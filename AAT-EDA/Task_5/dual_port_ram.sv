==> flow/design.v <==
module dual_port_ram #(
  parameter DATA_WIDTH = 8,
  parameter ADDR_WIDTH = 8
)(
  input  logic                  clk,
  input  logic                  wr_en_a,
  input  logic [ADDR_WIDTH-1:0] addr_a,
  input  logic [DATA_WIDTH-1:0] data_in_a,
  input  logic                  rd_en_b,
  input  logic [ADDR_WIDTH-1:0] addr_b,
  output logic [DATA_WIDTH-1:0] data_out_b
);
  logic [DATA_WIDTH-1:0] mem [2**ADDR_WIDTH];
  always_ff @(posedge clk) begin
    if (wr_en_a) begin
      mem[addr_a] <= data_in_a;
    end
  end
  always_ff @(posedge clk) begin
    if (rd_en_b) begin
      data_out_b <= mem[addr_b];
    end
  end
endmodule
Tool chain data of dual_port_ram
What the tools print for dual_port_ram, step after step.
Lines are those of the file above, counted from 1.
Operators: Yosys type, input widths -> output width; for muxes data width and select width s.
Cell names lack the library's common part.
A cell with - has no value.

inputs
  top module = dual_port_ram
  clock = clk
  library = sky130hd
  timing corner = tt_025C_1v80

Elaborated design
Source: Yosys, flattened and elaborated, memories not mapped. Widths are those after wreduce; folded enables and synchronous resets count as part of the registers. Registers that Yosys merges into a memory's read port (data or address) are not register bits. Print and check cells do not count. Equal cells are merged and count once.
Yosys's memory passes give these memory sizes; they may raise the number of words (mostly to a power of two), join words into wider ones and drop unused or constant bits.

storage and ports
  memory cells = 1
  RAM bits = 2048
  word width x clocked read ports = 8
  input port bits = 27
  word-level cells = 4
  output and inout bits = 8
  flip-flop bits (word level) = 0

memories
  memory  depth  bits a word  read ports  wr ports  line  RTL
  mem     256    8            1           1         13    logic [DATA_WIDTH-1:0] mem [2**ADDR_WIDTH];

operators by class
  muxes and demuxes = 3

operator list
  kind    number
  $mux 8  2
  $mux 1  1

Depth
Longest topological path by Yosys (ltp), each cell counted once; first at word level (registers and memories cut), then after technology mapping (sequential cells cut; the memories' decode and read muxes count).

logic depth
  depth in word-level cells = 1
  ABC_AREA = 1
  depth in mapped cells = 15

Mapped cells and area
The flow's flattened synthesis, as Yosys stat reports it; memories are mapped. The netlist is that of the ABC_AREA named above (0 if unset); the other value can give another one.
The area totals of this step are shown rounded.

synthesis totals
  flip-flops = 2056
  cell count = 7003
  buffer cells = 483
  cell area after synthesis = 83500 um2

cells by type
  cell      number  area in all (um2)
  edfxtp_1  2056    6.17E+04
  nand3_1   2019    1.01E+04
  nand2_1   2123    7.97E+03
  buf_2     268     1.34E+03
  nor2_1    283     1.06E+03
  clkbuf_1  112     420.403
  buf_4     46      345.331
  buf_6     16      180.173
  buf_1     40      150.144
  inv_1     36      135.13
  buf_8     1       15.014
  inv_2     2       7.507
  inv_4     1       6.256

Timing after synthesis
Path of least setup slack by OpenSTA after synthesis, without wires, with an ideal clock, recovery checks aside; 20% of the period is set as input and as output delay. Where synthesis merged equal registers, the netlist keeps one of their names.

timing post-synthesis
  path type = input-to-reg
  from = in wr_en_a
  to = mem mem[162][0]
  period = 2.99 ns
  library setup time = 0.370 ns
  input delay = 0.598 ns
  stages on the path = 4
  data arrival time = 1.719 ns
  launch time at the first pin = 0.598 ns
  path buffers = 2
  required time = 2.620 ns
  delay of the path = 1.491 ns
  setup slack = 0.901 ns
  synthesis period reached = 2.089 ns

"delay of the path" = arrival - input delay + setup time.
"stages on the path": output pins that drive a net of the path, with the launching flip-flop's if there is one; two outputs of one cell count as two.
"synthesis period reached" = period - worst setup slack (recovery checks aside). The figure is calculated, with input and output delays left at 20% of the set period.
Between the ends stands the longest chain of elaborated cells between them, by number of cells; it is not shown to be the way that was timed. Of several equally long chains one is given.
A line is the first line of the expression or statement that the cell stems from. Yosys adds cells for indexed reads and writes and turns some case tables into memories.
The path ends at the enable pin of a flip-flop; only ways to that pin are counted.

on the way, post-synthesis
  cells stage by stage = clkbuf_1 > nand3_1 > clkbuf_1 > nor2_1
  cells in the longest elaborated chain = 1
  elaborated cells between the ends (all ways) = 2
  classes of those cells = 2 x mux

ends and longest elaborated chain, post-synthesis
  item         line  RTL
  from (decl)  6     input  logic                  wr_en_a,
  $mux 8       15    if (wr_en_a) begin
  to (decl)    13    logic [DATA_WIDTH-1:0] mem [2**ADDR_WIDTH];

Path in the finished layout
From the final timing report of flow run 1: the path of least setup slack in the routed layout; clock arrival at registers is part of the times.

timing post-layout
  path type = reg-to-output
  from = reg data_out_b[6]
  to = out data_out_b[6]
  stages on the path = 2
  launch time at the first pin = 0.88 ns
  external output delay = 0.71 ns
  required time = 2.82 ns
  period = 3.53 ns
  path buffers = 1
  data arrival time = 2.15 ns
  setup slack = 0.68 ns

on the way, post-layout
  cells stage by stage = edfxtp_1 > clkdlybuf4s50_1
  cells in the longest elaborated chain = 0
  elaborated cells between the ends (all ways) = 0

ends and longest elaborated chain, post-layout
  item         line  RTL
  from (decl)  11    output logic [DATA_WIDTH-1:0] data_out_b
  to (decl)    11

Add stored flow runs of dual_port_ram

2 stored runs of dual_port_ram in the flow (synthesis by Yosys, layout by OpenROAD, sky130hd cells), in arbitrary order. Constraints: input delay and output delay 20% of the set period each, output load 0.01 pF.
"achieved clock period": clock period set for the run, less the worst setup slack. It is reckoned from that one timing run; input and output delays stay at 20% of the period that was set.
"worst setup path time" means the part of the period allowed to the worst setup path (the constraints hold back 20% at inputs and 20% at outputs) less its slack; where the path has registers, the arrival times of their clocks count too.
By "power" is meant OpenSTA's value without simulated activity: inputs other than the clock are taken to toggle once in ten clock periods, and the tool carries that through the logic.
Measured values are rounded.

Flow run 1
==> flow/run.sh <==
#!/bin/bash
# the make line also repeats the synthesis and layout settings of config.mk as NAME=value (left out here)
make -C /OpenROAD-flow-scripts/flow DESIGN_CONFIG=/design/flow/config.mk WORK_HOME=/design/flow/orfs CLKGATE_MAP_FILE= finish
==> flow/config.mk <==
export PLATFORM = sky130hd
export DESIGN_NAME = dual_port_ram
export DESIGN_NICKNAME = dual_port_ram
export VERILOG_FILES = /design/flow/design.v
export SDC_FILE = /design/flow/constraint.sdc
export NUM_CORES = 4
export LEC_CHECK = 0
export ABC_AREA = 1
export CAP_MARGIN = 35
export CELL_PAD_IN_SITES_DETAIL_PLACEMENT = 1
export CELL_PAD_IN_SITES_GLOBAL_PLACEMENT = 0
export CORE_ASPECT_RATIO = 1.04
export CORE_MARGIN = 2
export CORE_UTILIZATION = 31
export GPL_ROUTABILITY_DRIVEN = 0
export MIN_ROUTING_LAYER = met1
export PLACE_DENSITY_LB_ADDON = 0.16
export SETUP_SLACK_MARGIN = 0.6
export SLEW_MARGIN = 30
==> flow/constraint.sdc <==
create_clock -name core_clock -period 3.53 [get_ports {clk}]
set_input_delay 0.7060 -clock core_clock [delete_from_list [all_inputs] [get_ports {clk}]]
set_output_delay 0.7060 -clock core_clock [all_outputs]
set_load 0.01 [all_outputs]

==> results of flow run 1 <==
chip area after synthesis (Yosys): 83500 um2
die area: 273000 um2
standard-cell area of the final layout: 97900 um2
utilization: 0.365
worst setup slack after layout: 0.676 ns
total negative slack: 0.000 ns
worst hold slack: 0.135 ns
power: 0.0525 W
achieved clock period: 2.854 ns
worst setup path time: 2.15 ns
worst setup path kind: reg-to-output

Flow run 2
==> flow/run.sh <==
#!/bin/bash
# the make line also repeats the synthesis and layout settings of config.mk as NAME=value (left out here)
make -C /OpenROAD-flow-scripts/flow DESIGN_CONFIG=/design/flow/config.mk WORK_HOME=/design/flow/orfs CLKGATE_MAP_FILE= finish
==> flow/config.mk <==
export PLATFORM = sky130hd
export DESIGN_NAME = dual_port_ram
export DESIGN_NICKNAME = dual_port_ram
export VERILOG_FILES = /design/flow/design.v
export SDC_FILE = /design/flow/constraint.sdc
export NUM_CORES = 4
export LEC_CHECK = 0
export ABC_AREA = 1
export CAP_MARGIN = 0
export CORE_ASPECT_RATIO = 0.57
export CORE_MARGIN = 7
export CORE_UTILIZATION = 32
export PLACE_DENSITY = 0.7
export SLEW_MARGIN = 20
==> flow/constraint.sdc <==
create_clock -name core_clock -period 2.14 [get_ports {clk}]
set_input_delay 0.4280 -clock core_clock [delete_from_list [all_inputs] [get_ports {clk}]]
set_output_delay 0.4280 -clock core_clock [all_outputs]
set_load 0.01 [all_outputs]

==> results of flow run 2 <==
chip area after synthesis (Yosys): 83500 um2
die area: 276000 um2
standard-cell area of the final layout: 98800 um2
utilization: 0.381
worst setup slack after layout: -0.003 ns
total negative slack: -0.003 ns
worst hold slack: 0.045 ns
power: 0.0819 W
achieved clock period: 2.143 ns
worst setup path time: 1.71 ns
worst setup path kind: input-to-reg
